==> flow/design.v <==
module fifo(Din, Dout, Wen, Ren, rst, ck, Fempty, Ffull);
  input [7:0] Din;
  output [7:0] Dout;
  input Wen, Ren;
  output Fempty, Ffull;
  input rst, ck;
  reg [7:0] FMEM[0:15];
  reg [3:0] Wptr, Rptr;
  reg Fempty, Ffull;
  reg [7:0] obuf;
  wire [3:0] NWptr, NRptr;
  always @(posedge ck) begin
    if( !rst ) begin
      if (Wen == 0) begin
        FMEM[Wptr] <= Din;
        Wptr <= Wptr + 1;
      end else begin
        Rptr <= Rptr + 1;
      end
    end else begin
      Wptr <= 0;
      Rptr <= 0;
    end
  end
  assign Dout = FMEM[Rptr];
endmodule
## From RTL to reports: fifo

What the tools print for fifo, step after step.
Line numbers count from 1 in the design file above.
Operators carry their Yosys type and port widths (W data, S select, Z words).
Cell names lack the library's common part.
A cell with n/a has no value.

| design | value |
|---|---|
| design top | fifo |
| clock | ck |
| library | sky130hd |
| library corner | tt_025C_1v80 |

## Word-level counts

Source: Yosys, flattened and elaborated, memories not mapped. Widths are those after wreduce. Print and check cells do not count. Equal cells are merged and count once.
Memory sizes are those after Yosys's memory passes, which may raise the word count (mostly to a power of two), join words into wider ones and drop unused or constant bits.

| bit counts | value |
|---|---|
| bits in registers | 8 |
| memory bits (writable) | 128 |
| clocked read ports x word width | 8 |
| memories | 1 |
| input port bits | 12 |
| output and inout port bits | 10 |
| elaborated cells | 13 |

Memory list:

| name | depth | width | rd ports | wr ports | RTL line | RTL |
|---|---|---|---|---|---|---|
| FMEM | 16 | 8 | 1 | 1 | 7 | `reg [7:0] FMEM[0:15];` |

| operators by class | value |
|---|---|
| add/sub/neg operators | 2 |
| muxes and demuxes | 8 |

Operators with widths:

| operator | number |
|---|---|
| $mux W8 | 2 |
| $mux W4 | 4 |
| $add A4 B1 Y4 const B | 2 |
| $mux W1 | 2 |

## Longest topological paths

Longest topological path by Yosys (ltp), each cell counted once; first at word level (registers and memories cut), then after technology mapping (sequential cells cut; the memories' decode and read muxes count).

| depth | value |
|---|---|
| depth after elaboration | 3 |
| ABC_AREA | 0 |
| gate-level depth with buffers | 5 |
| depth with buffers taken out | 4 |

## Mapped cells and area

The flow's flattened synthesis, as Yosys stat reports it; memories are mapped. The netlist is that of the ABC_AREA named above (0 if unset); the other value can give another one.
Totals and module areas in this step are rounded.

| synthesis totals | value |
|---|---|
| mapped cells | 263 |
| cell area after synthesis | 5480 µm² |
| flip-flops | 140 |
| buffers | 14 |

Cells by type:

| cell type | number |
|---|---|
| edfxtp_1 | 128 |
| mux4_2 | 18 |
| mux4_1 | 14 |
| dfxtp_1 | 12 |
| a22oi_1 | 16 |
| and2_1 | 17 |
| ha_1 | 5 |
| nor2_1 | 10 |
| xor2_1 | 4 |
| buf_6 | 3 |
| nand2_1 | 9 |
| clkdlybuf4s25_2 | 3 |
| buf_4 | 3 |
| mux2i_1 | 2 |
| nor4b_1 | 2 |
| xnor2_1 | 2 |
| buf_2 | 3 |
| nor2b_1 | 2 |

Other cell types: 8; their cells: 10.

## Timing after synthesis

Source: OpenSTA report_checks on the synthesized netlist (no wires, ideal clock, input and output delay 20% of the period each), path of least setup slack; recovery checks are left aside. Register names are those of the netlist, which keeps one name where synthesis merged equal registers.

| path after synthesis | value |
|---|---|
| kind | flip-flop to output port |
| start point | reg (name not given) |
| end point | out Dout[4] |
| clock period | 1.87 ns |
| output delay | 0.374 ns |
| launch time at the first pin | 0.000 ns |
| data arrival time | 1.396 ns |
| required time | 1.496 ns |
| setup slack | 0.100 ns |
| path delay | 1.396 ns |
| stages on the path | 6 |
| path buffers | 2 |
| synthesis period reached | 1.77 ns |

"path delay" = arrival - input delay + setup time.
A path that ends at an output port has no setup time.
"stages on the path" counts driving pins, that of a launching flip-flop among them; a cell with two outputs on the path counts twice.
"synthesis period reached" is the clock period less the worst setup slack; recovery checks do not enter. This is arithmetic on one report: input and output delays are still those of the set period (20% each).

| on the way, after synthesis | value |
|---|---|
| path through | dfxtp_1 -> buf_6 -> buf_6 -> mux4_1 -> a22oi_1 -> nand2_1 |

Ends and longest elaborated chain, after synthesis:

| element | RTL line | RTL |
|---|---|---|
| end: declaration | 3 | `output [7:0] Dout;` |

No chain of elaborated cells between the ends is given.

## Worst path after layout

From the final timing report of flow run A: the path of least setup slack in the routed layout; clock arrival at registers is part of the times.

| path post-layout | value |
|---|---|
| kind | flip-flop to output port |
| start point | reg (name not given) |
| end point | out Dout[5] |
| clock period | 2.97 ns |
| output delay | 0.59 ns |
| launch time at the first pin | 0.52 ns |
| data arrival time | 2.30 ns |
| required time | 2.38 ns |
| setup slack | 0.07 ns |
| stages on the path | 8 |
| path buffers | 4 |

| on the way, post-layout | value |
|---|---|
| path through | dfxtp_4 -> buf_12 -> buf_16 -> buf_4 -> mux4_2 -> a22oi_1 -> nand2_1 -> buf_2 |

Ends and longest elaborated chain, post-layout:

| element | RTL line | RTL |
|---|---|---|
| end: declaration | 3 | `output [7:0] Dout;` |

No chain of elaborated cells between the ends is given.

Subject: fifo on sky130hd, stored results

Hello all,

Measured results for fifo: 2 stored runs of the Yosys and OpenROAD flow on sky130hd. The settings differ; the order carries no meaning. The constraints put input and output delay at 20% of the set period each and load the outputs with 0.01 pF.
"achieved period" is the run's clock period less its worst setup slack. It is reckoned from that one timing run; input and output delays stay at 20% of the period that was set.
"time of the worst setup path": the worst setup path's part of the clock period (all of it between registers, 20% less for each end at a port) less its slack. A launch clock that arrives late makes it longer, a capture clock that arrives late makes it shorter.
"total power of the final layout": no workload was simulated; the value follows from the tool's default switching activity.
The measured numbers are rounded.

#### Flow run A

| setting | value |
|---|---|
| period_ns | `2.97` |
| CORE_UTILIZATION | `53` |
| SETUP_SLACK_MARGIN | `0.77` |
| TNS_END_PERCENT | `20` |
| GPL_TIMING_DRIVEN | `1` |
| CAP_MARGIN | `15` |
| SLEW_MARGIN | `0` |
| MIN_ROUTING_LAYER | `met2` |
| MAX_ROUTING_LAYER | `met5` |
| CORE_MARGIN | `2` |

| result | value |
|---|---|
| time of the worst setup path | 2.30 ns |
| kind of the worst setup path | flip-flop to output port |
| utilization in the final report | 65.8 % |
| die area | 11200 µm² |
| total negative slack | 0.000 ns |
| worst hold slack in the final report | 0.549 ns |
| achieved period | 2.898 ns |
| total power of the final layout | 4860 uW |
| cell area after synthesis | 5480 µm² |
| setup slack of the worst path | 0.072 ns |
| standard-cell area after layout | 6700 µm² |

#### Flow run B

| setting | value |
|---|---|
| period_ns | `1.77` |
| CORE_UTILIZATION | `58` |
| PLACE_DENSITY | `0.48` |
| HOLD_SLACK_MARGIN | `-0.1` |
| CORE_MARGIN | `10` |
| TNS_END_PERCENT | `100` |
| GPL_TIMING_DRIVEN | `1` |
| CTS_CLUSTER_SIZE | `27` |
| CTS_CLUSTER_DIAMETER | `100` |
| CAP_MARGIN | `0` |
| SLEW_MARGIN | `25` |
| MAX_ROUTING_LAYER | `met4` |

| result | value |
|---|---|
| achieved period | 2.491 ns |
| utilization in the final report | 74.5 % |
| total negative slack | -5.24 ns |
| worst hold slack in the final report | 0.555 ns |
| time of the worst setup path | 2.14 ns |
| kind of the worst setup path | flip-flop to output port |
| total power of the final layout | 7520 uW |
| cell area after synthesis | 5480 µm² |
| standard-cell area after layout | 6890 µm² |
| die area | 13700 µm² |
| setup slack of the worst path | -0.721 ns |

Thanks
