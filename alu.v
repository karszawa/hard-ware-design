==> flow/design.v <==
module alu(A, B, O, CTR, ck);
  input [7:0] A, B;
  input [3:0] CTR;
  input ck;
  output [7:0] O;
  reg [7:0] INA, INB, O;
  reg [3:0] C;
  wire [7:0] OUT;
  always @(posedge ck) begin
    INA <= A;
    INB <= B;
    C <= CTR;
    O <= OUT;
  end
  assign OUT =
    (C == 'b0000 ? INA + INB :
    (C == 'b0001 ? INA - INB :
    (C == 'b1000 ? INA & INB :
    (C == 'b1001 ? INA | INB :
    (C == 'b1010 ? INA ^ INB :
    (C == 'b1011 ? ~INA :
    (C == 'b1100 ? { 1'b0, INA[7:1] }:
    (C == 'b1101 ? { INA[6:0], 1'b0 }:
    (C == 'b1110 ? { INA[0], INA[7:1] } :
    (C == 'b1111 ? { INA[6:0], INA[7] } : 0
    ))))))))));
endmodule
Step by step through the tools: alu
Tool output for the design above, in the order of the flow.
Lines are those of the file above, counted from 1.
{"block": "design", "top": "alu", "clock_port": "ck", "lib": "sky130hd", "lib_corner": "tt_025C_1v80"}

After elaboration
Yosys after proc, flatten, opt, wreduce and memory -nomap, before mapping. Enables and synchronous resets that opt folds into registers are not counted as muxes. Memory bits, and registers merged into a memory's read port (data or address), are not among the register bits. Print and check cells are not counted. Equal cells are merged and count once.
{"block": "bits", "reg_bits": 28, "wordCells": 30}
{"block": "classes", "add_sub_neg": 2, "n_eq": 9, "n_mux": 10, "bitwise": 4, "n_reduce_logical": 1}
{"block": "ops", "op": "8-bit two-way mux", "n": 10}
{"block": "ops", "op": "4-bit == test with constant B", "n": 8}
{"block": "ops", "op": "8-bit adder", "n": 1}
{"block": "ops", "op": "8-bit subtractor", "n": 1}
{"block": "ops", "op": "8-bit bitwise AND", "n": 1}
{"block": "ops", "op": "8-bit bitwise OR", "n": 1}
{"block": "ops", "op": "8-bit bitwise XOR", "n": 1}
{"block": "ops", "op": "8-bit inverter", "n": 1}
{"block": "ops", "op": "4-bit by 1-bit == test with 1-bit output with constant B", "n": 1}
{"block": "ops", "op": "4-bit zero test", "n": 1}

Longest topological paths
Longest topological path by Yosys (ltp), each cell counted once; first at word level (registers and memories cut), then after technology mapping (sequential cells cut; the memories' decode and read muxes count).
{"block": "logic_depth", "ltp_word": 11, "ABC_AREA": 0, "depth_mapped": 9, "mapped_depth_nobuf": 9}

Synthesis result
Source: synth_stat.txt of the flow (Yosys; design flattened, memories mapped). It holds for the ABC_AREA given above (unset counts as 0); a run with the other value may have another netlist.
Totals and module areas in this step are rounded.
{"block": "synth_totals", "stdcells": 196, "area_um2": 1824, "seqArea_um2": 560.5, "flip_flops": 28}
{"block": "types", "cell_type": "sky130_fd_sc_hd__dfxtp_1", "n": 28}
{"block": "types", "cell_type": "sky130_fd_sc_hd__ha_1", "n": 23}
{"block": "types", "cell_type": "sky130_fd_sc_hd__mux4_2", "n": 5}
{"block": "types", "cell_type": "sky130_fd_sc_hd__inv_1", "n": 25}
{"block": "types", "cell_type": "sky130_fd_sc_hd__mux2i_1", "n": 7}
{"block": "types", "cell_type": "sky130_fd_sc_hd__a21oi_1", "n": 12}
{"block": "types", "cell_type": "sky130_fd_sc_hd__mux2_2", "n": 5}
{"block": "types", "cell_type": "sky130_fd_sc_hd__o21ai_0", "n": 11}
{"block": "types", "cell_type": "sky130_fd_sc_hd__xnor2_1", "n": 5}
{"block": "types", "cell_type": "sky130_fd_sc_hd__nand2_1", "n": 11}
{"block": "types", "cell_type": "sky130_fd_sc_hd__fa_1", "n": 2}
{"block": "types", "cell_type": "sky130_fd_sc_hd__nor3_1", "n": 7}
{"block": "types", "cell_type": "sky130_fd_sc_hd__nor2_1", "n": 8}
{"block": "types", "cell_type": "sky130_fd_sc_hd__o211ai_1", "n": 4}
{"block": "types", "cell_type": "sky130_fd_sc_hd__buf_2", "n": 5}
{"block": "types", "cell_type": "sky130_fd_sc_hd__a31oi_1", "n": 3}
{"block": "types", "cell_type": "sky130_fd_sc_hd__nor2b_1", "n": 3}
{"block": "types", "cell_type": "sky130_fd_sc_hd__a211oi_1", "n": 2}
Not listed: further types 27, cells in them 30.

Path before layout
Path of least setup slack by OpenSTA after synthesis, without wires, with an ideal clock, recovery checks aside; 20% of the period is set as input and as output delay. Where synthesis merged equal registers, the netlist keeps one of their names.
{"block": "synth_path", "path_type": "register -> register", "start": "register INA[0]", "end": "register O[6]", "period_ns": 1.87, "setup_time_ns": 0.114, "t_first_pin_ns": 0.000, "arrival_ns": 1.879, "path_slack_ns": -0.124, "delay_ns": 1.993, "stages": 10, "n_path_buf": 0, "synth_period_reached_ns": 1.994}
"delay_ns" is the arrival time less input delay plus setup time.
"stages": output pins that drive a net of the path, with the launching flip-flop's if there is one; two outputs of one cell count as two.
"synth_period_reached_ns" = period - worst setup slack (recovery checks aside). The figure is calculated, with input and output delays left at 20% of the set period.
Between the ends stands the longest chain of elaborated cells between them, by number of cells; it is not shown to be the way that was timed. Of several equally long chains one is given.
A line is the first line of the expression or statement that the cell stems from. Yosys adds cells for indexed reads and writes and turns some case tables into memories.
{"block": "synth_via", "path_cell_list": "sky130_fd_sc_hd__dfxtp_1 sky130_fd_sc_hd__inv_1 sky130_fd_sc_hd__ha_1 sky130_fd_sc_hd__fa_1 sky130_fd_sc_hd__nor3_1 sky130_fd_sc_hd__a211o_1 sky130_fd_sc_hd__a31oi_1 sky130_fd_sc_hd__or3_1 sky130_fd_sc_hd__a21oi_2 sky130_fd_sc_hd__nor3_1", "elab_chain_len": 3, "cone_cells": 4, "lines_between": 2, "classes_between": "add/sub: 2; mux: 2"}
{"block": "synth_lines", "element": "start: declaration", "line_no": 6, "rtl": "reg [7:0] INA, INB, O;"}
{"block": "synth_lines", "element": "start: assignment", "line_no": 10, "rtl": "INA <= A;"}
{"block": "synth_lines", "element": "8-bit subtractor", "line_no": 17, "rtl": "(C == 'b0001 ? INA - INB :"}
{"block": "synth_lines", "element": "8-bit two-way mux", "line_no": 17}
{"block": "synth_lines", "element": "8-bit two-way mux", "line_no": 16, "rtl": "(C == 'b0000 ? INA + INB :"}
{"block": "synth_lines", "element": "end: assignment", "line_no": 13, "rtl": "O <= OUT;"}
{"block": "synth_lines", "element": "end: declaration", "line_no": 5, "rtl": "output [7:0] O;"}

Worst path after layout
From the final timing report of stored run 1: the path of least setup slack in the routed layout; clock arrival at registers is part of the times.
{"block": "layout_path", "path_type": "register -> register", "start": "register INA[0]", "end": "register O[6]", "period_ns": 3.92, "setup_time_ns": 0.07, "t_first_pin_ns": 0.28, "arrival_ns": 2.46, "path_slack_ns": 1.68, "stages": 10, "n_path_buf": 0}
Between the ends stands the longest chain of elaborated cells between them, by number of cells; it is not shown to be the way that was timed. Of several equally long chains one is given.
{"block": "layout_via", "path_cell_list": "sky130_fd_sc_hd__dfxtp_1 sky130_fd_sc_hd__ha_1 sky130_fd_sc_hd__inv_1 sky130_fd_sc_hd__fa_1 sky130_fd_sc_hd__nand3b_1 sky130_fd_sc_hd__nand2_1 sky130_fd_sc_hd__a21oi_1 sky130_fd_sc_hd__o21bai_1 sky130_fd_sc_hd__mux2_2 sky130_fd_sc_hd__nor3_1", "elab_chain_len": 3, "cone_cells": 4, "lines_between": 2, "classes_between": "add/sub: 2; mux: 2"}
{"block": "layout_lines", "element": "start: declaration", "line_no": 6, "rtl": "reg [7:0] INA, INB, O;"}
{"block": "layout_lines", "element": "start: assignment", "line_no": 10, "rtl": "INA <= A;"}
{"block": "layout_lines", "element": "8-bit subtractor", "line_no": 17, "rtl": "(C == 'b0001 ? INA - INB :"}
{"block": "layout_lines", "element": "8-bit two-way mux", "line_no": 17}
{"block": "layout_lines", "element": "8-bit two-way mux", "line_no": 16, "rtl": "(C == 'b0000 ? INA + INB :"}
{"block": "layout_lines", "element": "end: assignment", "line_no": 13, "rtl": "O <= OUT;"}
{"block": "layout_lines", "element": "end: declaration", "line_no": 5, "rtl": "output [7:0] O;"}

Flow measurements of alu on sky130hd: 2 stored runs with different settings, listed in no order. Input and output delays are each 20% of the period that was set; the output load is 0.01 pF.
"clock_period_reached_ns" means the clock period less the worst setup slack. The figure is calculated, with input and output delays left at 20% of the set period.
"critical_path_time_ns": the worst setup path's part of the clock period (all of it between registers, 20% less for each end at a port) less its slack. A launch clock that arrives late makes it longer, a capture clock that arrives late makes it shorter.
"power.total_w": no workload was simulated; the value follows from the tool's default switching activity.
The results are shown rounded.

{"run": "stored run 1", "settings": { "period_ns": 3.92, "CAP_MARGIN": 20, "CORE_MARGIN": 2, "CORE_UTILIZATION": 40, "SLEW_MARGIN": 20 }, "results": { "synthesis_area_um2": 1824, "design_die_area_um2": 5117, "final_util_frac": 0.501, "ws_setup_ns": 1.681, "tns_ns": 0.000, "holdWs_ns": 0.692, "power.total_w": 0.0007449, "clock_period_reached_ns": 2.239, "critical_path_time_ns": 2.24, "path_kind": "register -> register" }}
{"run": "stored run 2", "settings": { "period_ns": 1.71, "CORE_UTILIZATION": 50, "SETUP_SLACK_MARGIN": -0.08, "PLACE_DENSITY": 0.55, "CORE_MARGIN": 5, "CELL_PAD_IN_SITES_GLOBAL_PLACEMENT": 1, "GPL_ROUTABILITY_DRIVEN": 0, "CAP_MARGIN": 15, "MIN_ROUTING_LAYER": "met2", "MAX_ROUTING_LAYER": "met4", "SLEW_MARGIN": 20 }, "results": { "synthesis_area_um2": 1824, "design_die_area_um2": 4956, "final_util_frac": 0.732, "ws_setup_ns": -0.312, "tns_ns": -0.734, "holdWs_ns": 0.480, "power.total_w": 0.001883, "clock_period_reached_ns": 2.022, "critical_path_time_ns": 2.02, "path_kind": "register -> register" }}
