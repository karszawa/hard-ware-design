==> flow/design.v <==
module mul(A, B, O, ck, start, fin);
  input [7:0] A, B;
  input ck, start;
  output [16:0] O;
  output fin;
  reg [7:0] INA, INB;
  reg [3:0] st;
  reg [16:0] tmp;
  always @(posedge ck) begin
    if ( start == 1 ) begin
      INA <= A;
      INB <= B;
      st <= 0;
      tmp <= 0;
    end else begin
      tmp <= (tmp << 1) + INA * INB [7 - st];
      st <= st + 1;
    end
  end
  assign fin = (st == 8 ? 1 : 0);
  assign O = tmp;
endmodule
**Step by step through the tools: mul**

The steps from the RTL of mul to its reports follow in flow order.
Line numbers count from 1 in the design file above.
Cell names lack the library's common part.
The mark n/a stands for no value.

- Design top: mul
- Clock port: ck
- Standard-cell library: sky130hd
- Library corner: tt_025C_1v80

**Word level**

Counts by Yosys on the flattened word-level netlist (proc, flatten, opt, wreduce; memories kept). Register bits leave out memories and registers merged into their read ports (data or address); mux counts leave out enables and synchronous resets folded into registers. Print and check cells are left out. Cells with the same type and inputs are merged into one.

- Flip-flop bits (word level): 37
- Latch bits: 0
- RAM bits: 0
- ROM bits: 0
- Clocked read ports x word width: 0
- Memory cells: 0
- Input port bits: 18
- Output and inout port bits: 18
- Word-level cells: 11

- Add/subtract/negate cells: 3
- $mul: 1
- Divide/modulo/power cells: 0
- $lt $le $gt $ge: 0
- Equal/unequal tests: 1
- Shift operators: 1
- Multiplexer cells: 1
- Bitwise logic cells: 0
- Reductions and logical operators: 0

Operator list:

| cell | number |
|---|---|
| adder 17 x 9 -> 17 bit | 1 |
| multiplier 8 x 1 -> 9 bit | 1 |
| indexed select 8 x 5 -> 1 bit | 1 |
| subtractor 3 x 4 -> 5 bit with constant A | 1 |
| adder 4 x 1 -> 4 bit with constant B | 1 |
| == test 4 bit with constant B | 1 |
| two-way mux 1 bit | 1 |

**Depth**

Depth = most cells in a row (Yosys ltp): at word level without a register or memory, in the mapped netlist without a sequential cell, where the memories' decode and read muxes count.

- Depth in word-level cells: 4
- ABC_AREA: 0
- Gate-level depth with buffers: 11
- Gate-level depth less buffers: 11

**After synthesis**

Source: synth_stat.txt of the flow (Yosys; design flattened, memories mapped). It holds for the ABC_AREA given above (unset counts as 0); a run with the other value may have another netlist.
Totals and module areas in this step are rounded.

Cells by type:

| type | number |
|---|---|
| edfxtp_1 | 16 |
| dfxtp_1 | 21 |
| ha_1 | 9 |
| and2_1 | 8 |
| nor2b_1 | 8 |
| nor2_1 | 13 |
| mux4_2 | 2 |
| a21oi_1 | 7 |
| a2111o_1 | 3 |
| mux2i_1 | 3 |
| nand3_1 | 6 |
| inv_1 | 7 |
| nand4_1 | 4 |
| nor3_1 | 5 |
| mux2_2 | 2 |
| fa_1 | 1 |
| o211a_4 | 1 |
| xnor2_1 | 2 |

Not listed: further types 24, cells in them 40.

- Cell count: 158
- Synthesis area: 1,768 um2
- Mapped flip-flops: 37
- Buffers: 3

**Worst setup path after synthesis**

Path of least setup slack by OpenSTA after synthesis, without wires, with an ideal clock, recovery checks aside; 20% of the period is set as input and as output delay. Where synthesis merged equal registers, the netlist keeps one of their names.

- Path kind: register -> register
- From: register st[0]
- To: register tmp[9]
- Clock period: 3.78 ns
- Library setup time: 0.121 ns
- Launch time at the first pin: 0.000 ns
- Data arrival time: 2.699 ns
- Required time: 3.659 ns
- Path slack: 0.960 ns
- Path delay: 2.820 ns
- Driving pins on the path: 12
- Period reached after synthesis: 2.82 ns

"path delay" = arrival - input delay + setup time.
"driving pins on the path" counts driving pins, that of a launching flip-flop among them; a cell with two outputs on the path counts twice.
"period reached after synthesis" = period - worst setup slack (recovery checks aside). The figure is calculated, with input and output delays left at 20% of the set period.
The rows between start and end are the longest chain of elaborated cells between them; the timing report does not say that the signal goes this way. Where chains are equally long, one stands for them.
A line is the first line of the expression or statement that the cell stems from. Yosys adds cells for indexed reads and writes and turns some case tables into memories.

- Cells stage by stage: dfxtp_1 > mux4_2 > mux2i_1 > nor2_1 > and2_1 > ha_1 > inv_1 > fa_1 > nor2b_1 > o2111ai_1 > a31oi_1 > mux2_2
- Cells in the longest elaborated chain: 4
- Elaborated cells on any way between the ends: 4
- RTL lines with such cells: 1
- Classes of those cells: add/sub: 2; mul: 1; shift: 1

Ends and longest elaborated chain, after synthesis:

| element | line | text |
|---|---|---|
| from (decl) | 7 | `reg [3:0] st;` |
| from (assign) | 13 | `st <= 0;` |
| from (assign) | 17 | `st <= st + 1;` |
| subtractor 3 x 4 -> 5 bit | 16 | `tmp <= (tmp << 1) + INA * INB [7 - st];` |
| indexed select 8 x 5 -> 1 bit | 16 |  |
| multiplier 8 x 1 -> 9 bit | 16 |  |
| adder 17 x 9 -> 17 bit | 16 |  |
| to (assign) | 14 | `tmp <= 0;` |
| to (assign) | 16 |  |
| to (decl) | 8 | `reg [16:0] tmp;` |

**Path in the finished layout**

Path of least setup slack in the final report of stored run 1 (OpenROAD, finished layout, wires in). Where an end is a register, its clock arrival counts in the times.

- Path kind: register -> register
- From: register st[0]
- To: register tmp[12]
- Clock period: 2.12 ns
- Library setup time: 0.13 ns
- Launch time at the first pin: 0.29 ns
- Data arrival time: 3.06 ns
- Required time: 2.29 ns
- Path slack: -0.77 ns
- Driving pins on the path: 11

The rows between start and end are the longest chain of elaborated cells between them; the timing report does not say that the signal goes this way. Where chains are equally long, one stands for them.

- Cells stage by stage: dfxtp_4 > mux4_2 > mux2i_4 > nor2_4 > and2_4 > ha_4 > o211ai_4 > o211a_4 > buf_4 > o31ai_1 > a21oi_1
- Cells in the longest elaborated chain: 4
- Elaborated cells on any way between the ends: 4
- RTL lines with such cells: 1
- Classes of those cells: add/sub: 2; mul: 1; shift: 1

Ends and longest elaborated chain, after layout:

| element | line | text |
|---|---|---|
| from (decl) | 7 | `reg [3:0] st;` |
| from (assign) | 13 | `st <= 0;` |
| from (assign) | 17 | `st <= st + 1;` |
| subtractor 3 x 4 -> 5 bit | 16 | `tmp <= (tmp << 1) + INA * INB [7 - st];` |
| indexed select 8 x 5 -> 1 bit | 16 |  |
| multiplier 8 x 1 -> 9 bit | 16 |  |
| adder 17 x 9 -> 17 bit | 16 |  |
| to (assign) | 14 | `tmp <= 0;` |
| to (assign) | 16 |  |
| to (decl) | 8 | `reg [16:0] tmp;` |

Hand-over note for mul

Module mul, platform sky130hd: 2 stored runs of the flow (Yosys, OpenROAD) with differing settings, in no particular order. Input and output delays are each 20% of the period that was set; the output load is 0.01 pF.
By "period reached" is meant the clock period of the run minus its worst setup slack. This is arithmetic on one report: input and output delays are still those of the set period (20% each).
"critical setup path time" is the time allowed to the run's worst setup path (the clock period less input and output delay, where it has them) less its slack. Clock arrival times count: a late capture clock shortens it, a late launch clock lengthens it.
"power consumption" rests on the timing tool's default activity at the inputs, not on a simulated workload.
The measured numbers are rounded.
Settings: . = not set for that run.

| item | stored run 1 | stored run 2 |
|---|---|---|
| period_ns | 2.12 | 2.2 |
| CORE_UTILIZATION | 43 | 40 |
| SETUP_SLACK_MARGIN | -0.14 | . |
| PLACE_DENSITY | 0.37 | . |
| CELL_PAD_IN_SITES_DETAIL_PLACEMENT | 1 | . |
| CAP_MARGIN | 15 | 20 |
| MIN_ROUTING_LAYER | met1 | . |
| MAX_ROUTING_LAYER | met4 | . |
| CORE_MARGIN | 2 | 2 |
| SLEW_MARGIN | 20 | 20 |
| chip area in the Yosys report (um2) | 1,768 | 1,768 |
| die outline area (um2) | 4,640 | 4,967 |
| std-cell area (final layout) (um2) | 2,763 | 2,804 |
| post-layout utilization | 0.696 | 0.653 |
| setup slack of the worst path (ns) | -0.766 | -0.489 |
| setup total negative slack (ns) | -7.769 | -4.877 |
| worst hold slack after layout (ns) | 0.548 | 0.515 |
| power consumption (uW) | 2,228 | 2,249 |
| period reached (ns) | 2.886 | 2.689 |
| critical setup path time (ns) | 2.89 | 2.69 |
| critical path type | register -> register | register -> register |

End of note.
